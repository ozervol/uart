==> flow/design.v <==
module Keyboard
(
	input clk,
	input rst,
	input [3:0]V,
   input [3:0]H,
	output reg [3:0]num,
	output reg signal
);	
	reg [15:0]count=0;    
	reg [4:0]p;
always @(posedge clk or negedge rst)
	begin
	if(!rst)
   	begin
		count=0;
		p=0;
		signal=0;
		end
   else
	   begin
		if(V!=4'b0000)
   		begin
			count=0;
			p=(V[3]*0+V[2]*4+V[1]*8+V[0]*12)+(H[3]*1+H[2]*2+H[1]*3+H[0]*4); 
			end
		else
	      begin
			if(count==20)   
		      begin
				p=0;
			   signal=0;
				end
			else
	   		begin
			   count=count+1;
				end
			end
		case(p)
			1: begin   num=1; signal=1;   end
			2: begin   num=2; signal=1;   end
			3: begin   num=3; signal=1;   end
			4: begin   num=4; signal=1;   end
			5: begin   num=5; signal=1;   end
			6: begin   num=6; signal=1;   end
			7: begin   num=7; signal=1;   end
			8: begin   num=8; signal=1;   end
			9: begin   num=9; signal=1;   end
			10:begin   num=0; signal=1;   end
			11:begin   num=10;signal=1;   end
			12:begin   num=11;signal=1;   end
			15:begin   num=12;signal=1;   end
			16:begin   num=13;signal=1;   end
	      default: 
			   begin   num=0; signal=0;   end			
		   endcase
		end
   end
endmodule
# ---- Tool chain data of Keyboard
# What the tools print for Keyboard, step after step.
# Line numbers count from 1 in the design file above.
# Library cell names are shortened.
# A cell with -- has no value.
dict set report design {
  design {Keyboard}
  clk_port {clk}
  cell_library {sky130hd}
  corner {tt_025C_1v80}
}

# ---- After elaboration
# Counts by Yosys on the flattened word-level netlist (proc, flatten, opt, wreduce; memories kept). Register bits leave out memories and registers merged into their read ports (data or address). Print and check cells are left out. Cells with the same type and inputs are merged into one.
# Memory sizes are those after Yosys's memory passes, which may raise the word count (mostly to a power of two), join words into wider ones and drop unused or constant bits.
dict set report word_totals {
  reg_bits 26
  mem_count 1
  elab_cells 21
  input_bits 10
  romBits 160
}
# name words width read_ports write_ports line_no
set mem_list {}
lappend mem_list {{(name not given)} 32 5 1 0 39} ;# case(p)
dict set report op_classes {
  eq_ne 2
  mul 2
  reduce_and_logical 1
  add_sub_neg 7
  n_mux 4
}
# operator count
set ops {}
lappend ops {{two-way mux 16 bit} 2}
lappend ops {{adder 16 x 1 -> 16 bit (second input constant)} 1}
lappend ops {{equality test 16 x 5 -> 1 bit (second input constant)} 1}
lappend ops {{adder 5 bit} 2}
lappend ops {{two-way mux 5 bit} 2}
lappend ops {{multiplier 1 x 2 -> 3 bit (second input constant)} 2}
lappend ops {{adder 3 x 4 -> 5 bit} 1}
lappend ops {{adder 4 x 3 -> 5 bit} 1}
lappend ops {{adder 3 x 3 -> 4 bit} 1}
lappend ops {{nonzero test 4 bit} 1}
lappend ops {{adder 1 x 2 -> 3 bit} 1}
lappend ops {{!= test 2 bit (second input constant)} 1}

# ---- Longest topological paths
# Depth = most cells in a row (Yosys ltp): at word level without a register or memory, in the mapped netlist without a sequential cell, where the memories' decode and read muxes count.
dict set report logic_depth {
  depth_word 5
  abc_area 0
  mapped_depth 13
  mapped_depth_nobuf 13
}

# ---- Synthesis result
# Yosys stat after the flow's synthesis: flattened, memories mapped to cells. It holds for the ABC_AREA given above (unset counts as 0); a run with the other value may have another netlist.
# type count type_area_um2
set by_type {}
lappend by_type {dfrtp_1 22 550.528}
lappend by_type {ha_1 13 162.656}
lappend by_type {edfxtp_1 4 120.115}
lappend by_type {xnor2_1 9 78.826}
lappend by_type {fa_1 3 60.058}
lappend by_type {nand2_1 15 56.304}
lappend by_type {nor2_1 15 56.304}
lappend by_type {inv_1 14 52.55}
lappend by_type {nor4_4 2 42.541}
lappend by_type {nand3_1 7 35.034}
lappend by_type {xor2_1 4 35.034}
lappend by_type {a21oi_1 6 30.029}
lappend by_type {nor3b_1 4 30.029}
lappend by_type {and4_1 3 26.275}
lappend by_type {nand4_1 4 25.024}
lappend by_type {o21ai_0 5 25.024}
lappend by_type {a31oi_4 1 21.27}
lappend by_type {and2_1 3 18.768}
# Not listed: further types 23, cells in them 30.
dict set report mapped {
  ff_cells 26
  stdcells 164
  area_mm2 0.0016616
  n_buf 4
  seq_area_mm2 0.0006706
}

# ---- Path before layout
# OpenSTA on the mapped netlist: ideal clock, no wires. The path of least setup slack (recovery checks aside). Input and output delay are each 20% of the period. Register names are those of the netlist, which keeps one name where synthesis merged equal registers.
dict set report synth_path {
  path_type {input port to flip-flop}
  startpoint {input H[0]}
  endpoint {register num[1]}
  path_slack_ps 1716
  t_arrival_ps 3173
  delay_ps 2317
  input_delay_ps 1008
  tclk_ps 5040
  launch_ps 1008
  setup_ps 152
  path_stages 13
  n_path_buf 0
  required_ps 4888
  synth_period_reached_ps 3324
}
# "delay_ps" is the arrival time less input delay plus setup time.
# "path_stages": output pins that drive a net of the path, with the launching flip-flop's if there is one; two outputs of one cell count as two.
# "synth_period_reached_ps" is the clock period less the worst setup slack; recovery checks do not enter. This is arithmetic on one report: input and output delays are still those of the set period (20% each).
# Between the ends stands the longest chain of elaborated cells between them, by number of cells; it is not shown to be the way that was timed. Of several equally long chains one is given.
# A line is the first line of the expression or statement that the cell stems from. Yosys adds cells for indexed reads and writes and turns some case tables into memories.
# A memory read counts as a cell of the chain, while the word-level depth stops at memories.
# A register here has more assigning lines than the two given.
dict set report synth_between {
  path_cell_list {ha_1 > inv_1 > fa_1 > inv_1 > ha_1 > inv_1 > fa_1 > xnor2_1 > nor2_1 > a31oi_4 > inv_2 > a211o_1 > a31oi_1}
  elab_chain_cells 4
}
# item line_no
set synth_rtl {}
lappend synth_rtl {{start: declaration} 6} ;# input [3:0]H,
lappend synth_rtl {{adder 4 x 3 -> 5 bit} 25} ;# p=(V[3]*0+V[2]*4+V[1]*8+V[0]*12)+(H[3]*1+H[2]*2+H[1]*3+H[0]*4);
lappend synth_rtl {{adder 5 bit} 25}
lappend synth_rtl {{two-way mux 5 bit} 22} ;# if(V!=4'b0000)
lappend synth_rtl {{memory (32 x 5 bit)} 39} ;# case(p)
lappend synth_rtl {{end: assignment} 40} ;# 1: begin num=1; signal=1; end
lappend synth_rtl {{end: assignment} 41} ;# 2: begin num=2; signal=1; end
lappend synth_rtl {{end: declaration} 7} ;# output reg [3:0]num,

# ---- Worst path after layout
# From the final timing report of entry A: the path of least setup slack in the routed layout; clock arrival at registers is part of the times.
# The report prints the path's times to 10 ps; the period is as set.
dict set report layout_path {
  path_type {input port to flip-flop}
  startpoint {input V[1]}
  endpoint {register num[1]}
  path_slack_ps -90
  required_ps 2820
  tclk_ps 2710
  t_arrival_ps 2910
  launch_ps 540
  path_stages 10
  setup_ps 160
  input_delay_ps 540
  n_path_buf 1
}
# Between the ends stands the longest chain of elaborated cells between them, by number of cells; it is not shown to be the way that was timed. Of several equally long chains one is given.
# A memory read counts as a cell of the chain, while the word-level depth stops at memories.
# A register here has more assigning lines than the two given.
dict set report layout_between {
  path_cell_list {clkdlybuf4s50_1 > inv_1 > fa_1 > fa_2 > xnor2_1 > nor2_1 > a31oi_4 > inv_2 > a211o_1 > a31oi_2}
  elab_chain_cells 5
}
# item line_no
set layout_rtl {}
lappend layout_rtl {{start: declaration} 5} ;# input [3:0]V,
lappend layout_rtl {{adder 3 x 4 -> 5 bit} 25} ;# p=(V[3]*0+V[2]*4+V[1]*8+V[0]*12)+(H[3]*1+H[2]*2+H[1]*3+H[0]*4);
lappend layout_rtl {{adder 5 bit x2} 25}
lappend layout_rtl {{two-way mux 5 bit} 22} ;# if(V!=4'b0000)
lappend layout_rtl {{memory (32 x 5 bit)} 39} ;# case(p)
lappend layout_rtl {{end: assignment} 40} ;# 1: begin num=1; signal=1; end
lappend layout_rtl {{end: assignment} 41} ;# 2: begin num=2; signal=1; end
lappend layout_rtl {{end: declaration} 7} ;# output reg [3:0]num,

Appendix: measured runs

Module Keyboard, platform sky130hd: 2 stored runs of the flow (Yosys, OpenROAD) with differing settings, in no particular order. Input and output delays are each 20% of the period that was set; the output load is 0.01 pF.
"achieved_clock_period_ps" is the run's clock period less its worst setup slack. It is reckoned from that one timing run; input and output delays stay at 20% of the period that was set.
By "worstPathTime_ps" is meant the share of the clock period that the worst setup path is allowed (20% is reserved at inputs, 20% at outputs), minus its slack. Clock arrival times at its registers enter into it.
By "total_power_uw" is meant OpenSTA's value without simulated activity: inputs other than the clock are taken to toggle once in ten clock periods, and the tool carries that through the logic.
"worstPathTime_ps" is known to 10 ps.

[flow] entry A: files
==> flow/run.sh <==
#!/bin/bash
# the make line also repeats the synthesis and layout settings of config.mk as NAME=value (left out here)
make -C /OpenROAD-flow-scripts/flow DESIGN_CONFIG=/design/flow/config.mk WORK_HOME=/design/flow/orfs CLKGATE_MAP_FILE= finish
==> flow/config.mk <==
export PLATFORM = sky130hd
export DESIGN_NAME = Keyboard
export DESIGN_NICKNAME = Keyboard
export VERILOG_FILES = /design/flow/design.v
export SDC_FILE = /design/flow/constraint.sdc
export NUM_CORES = 4
export LEC_CHECK = 0
export CAP_MARGIN = 20
export CORE_MARGIN = 2
export CORE_UTILIZATION = 40
export SLEW_MARGIN = 20
==> flow/constraint.sdc <==
create_clock -name core_clock -period 2.71 [get_ports {clk}]
set_input_delay 0.5420 -clock core_clock [delete_from_list [all_inputs] [get_ports {clk}]]
set_output_delay 0.5420 -clock core_clock [all_outputs]
set_load 0.01 [all_outputs]

[flow] entry A: metrics
[metrics] worstPathTime_ps = 2260
[metrics] worst_path_kind = input port to flip-flop
[metrics] util_frac = 0.523
[metrics] finalCellArea_mm2 = 0.002092
[metrics] synth_area_mm2 = 0.0016616
[metrics] total_power_uw = 1035
[metrics] setup_tns_ps = -197
[metrics] achieved_clock_period_ps = 2800
[metrics] design.die.area_mm2 = 0.0046854
[metrics] fin_hold_ws_ps = 586
[metrics] worstSetupSlack_ps = -90

[flow] entry B: files
==> flow/run.sh <==
#!/bin/bash
# the make line also repeats the synthesis and layout settings of config.mk as NAME=value (left out here)
make -C /OpenROAD-flow-scripts/flow DESIGN_CONFIG=/design/flow/config.mk WORK_HOME=/design/flow/orfs CLKGATE_MAP_FILE= finish
==> flow/config.mk <==
export PLATFORM = sky130hd
export DESIGN_NAME = Keyboard
export DESIGN_NICKNAME = Keyboard
export VERILOG_FILES = /design/flow/design.v
export SDC_FILE = /design/flow/constraint.sdc
export NUM_CORES = 4
export LEC_CHECK = 0
export CAP_MARGIN = 20
export CORE_MARGIN = 2
export CORE_UTILIZATION = 60
export MIN_ROUTING_LAYER = met2
export SETUP_SLACK_MARGIN = 1.21
export SLEW_MARGIN = 20
==> flow/constraint.sdc <==
create_clock -name core_clock -period 4.53 [get_ports {clk}]
set_input_delay 0.9060 -clock core_clock [delete_from_list [all_inputs] [get_ports {clk}]]
set_output_delay 0.9060 -clock core_clock [all_outputs]
set_load 0.01 [all_outputs]

[flow] entry B: metrics
[metrics] design.die.area_mm2 = 0.0032064
[metrics] achieved_clock_period_ps = 3205
[metrics] worstSetupSlack_ps = 1325
[metrics] finalCellArea_mm2 = 0.0019331
[metrics] fin_hold_ws_ps = 578
[metrics] total_power_uw = 558.7
[metrics] util_frac = 0.72
[metrics] worstPathTime_ps = 2300
[metrics] worst_path_kind = input port to flip-flop
[metrics] synth_area_mm2 = 0.0016616
[metrics] setup_tns_ps = 0
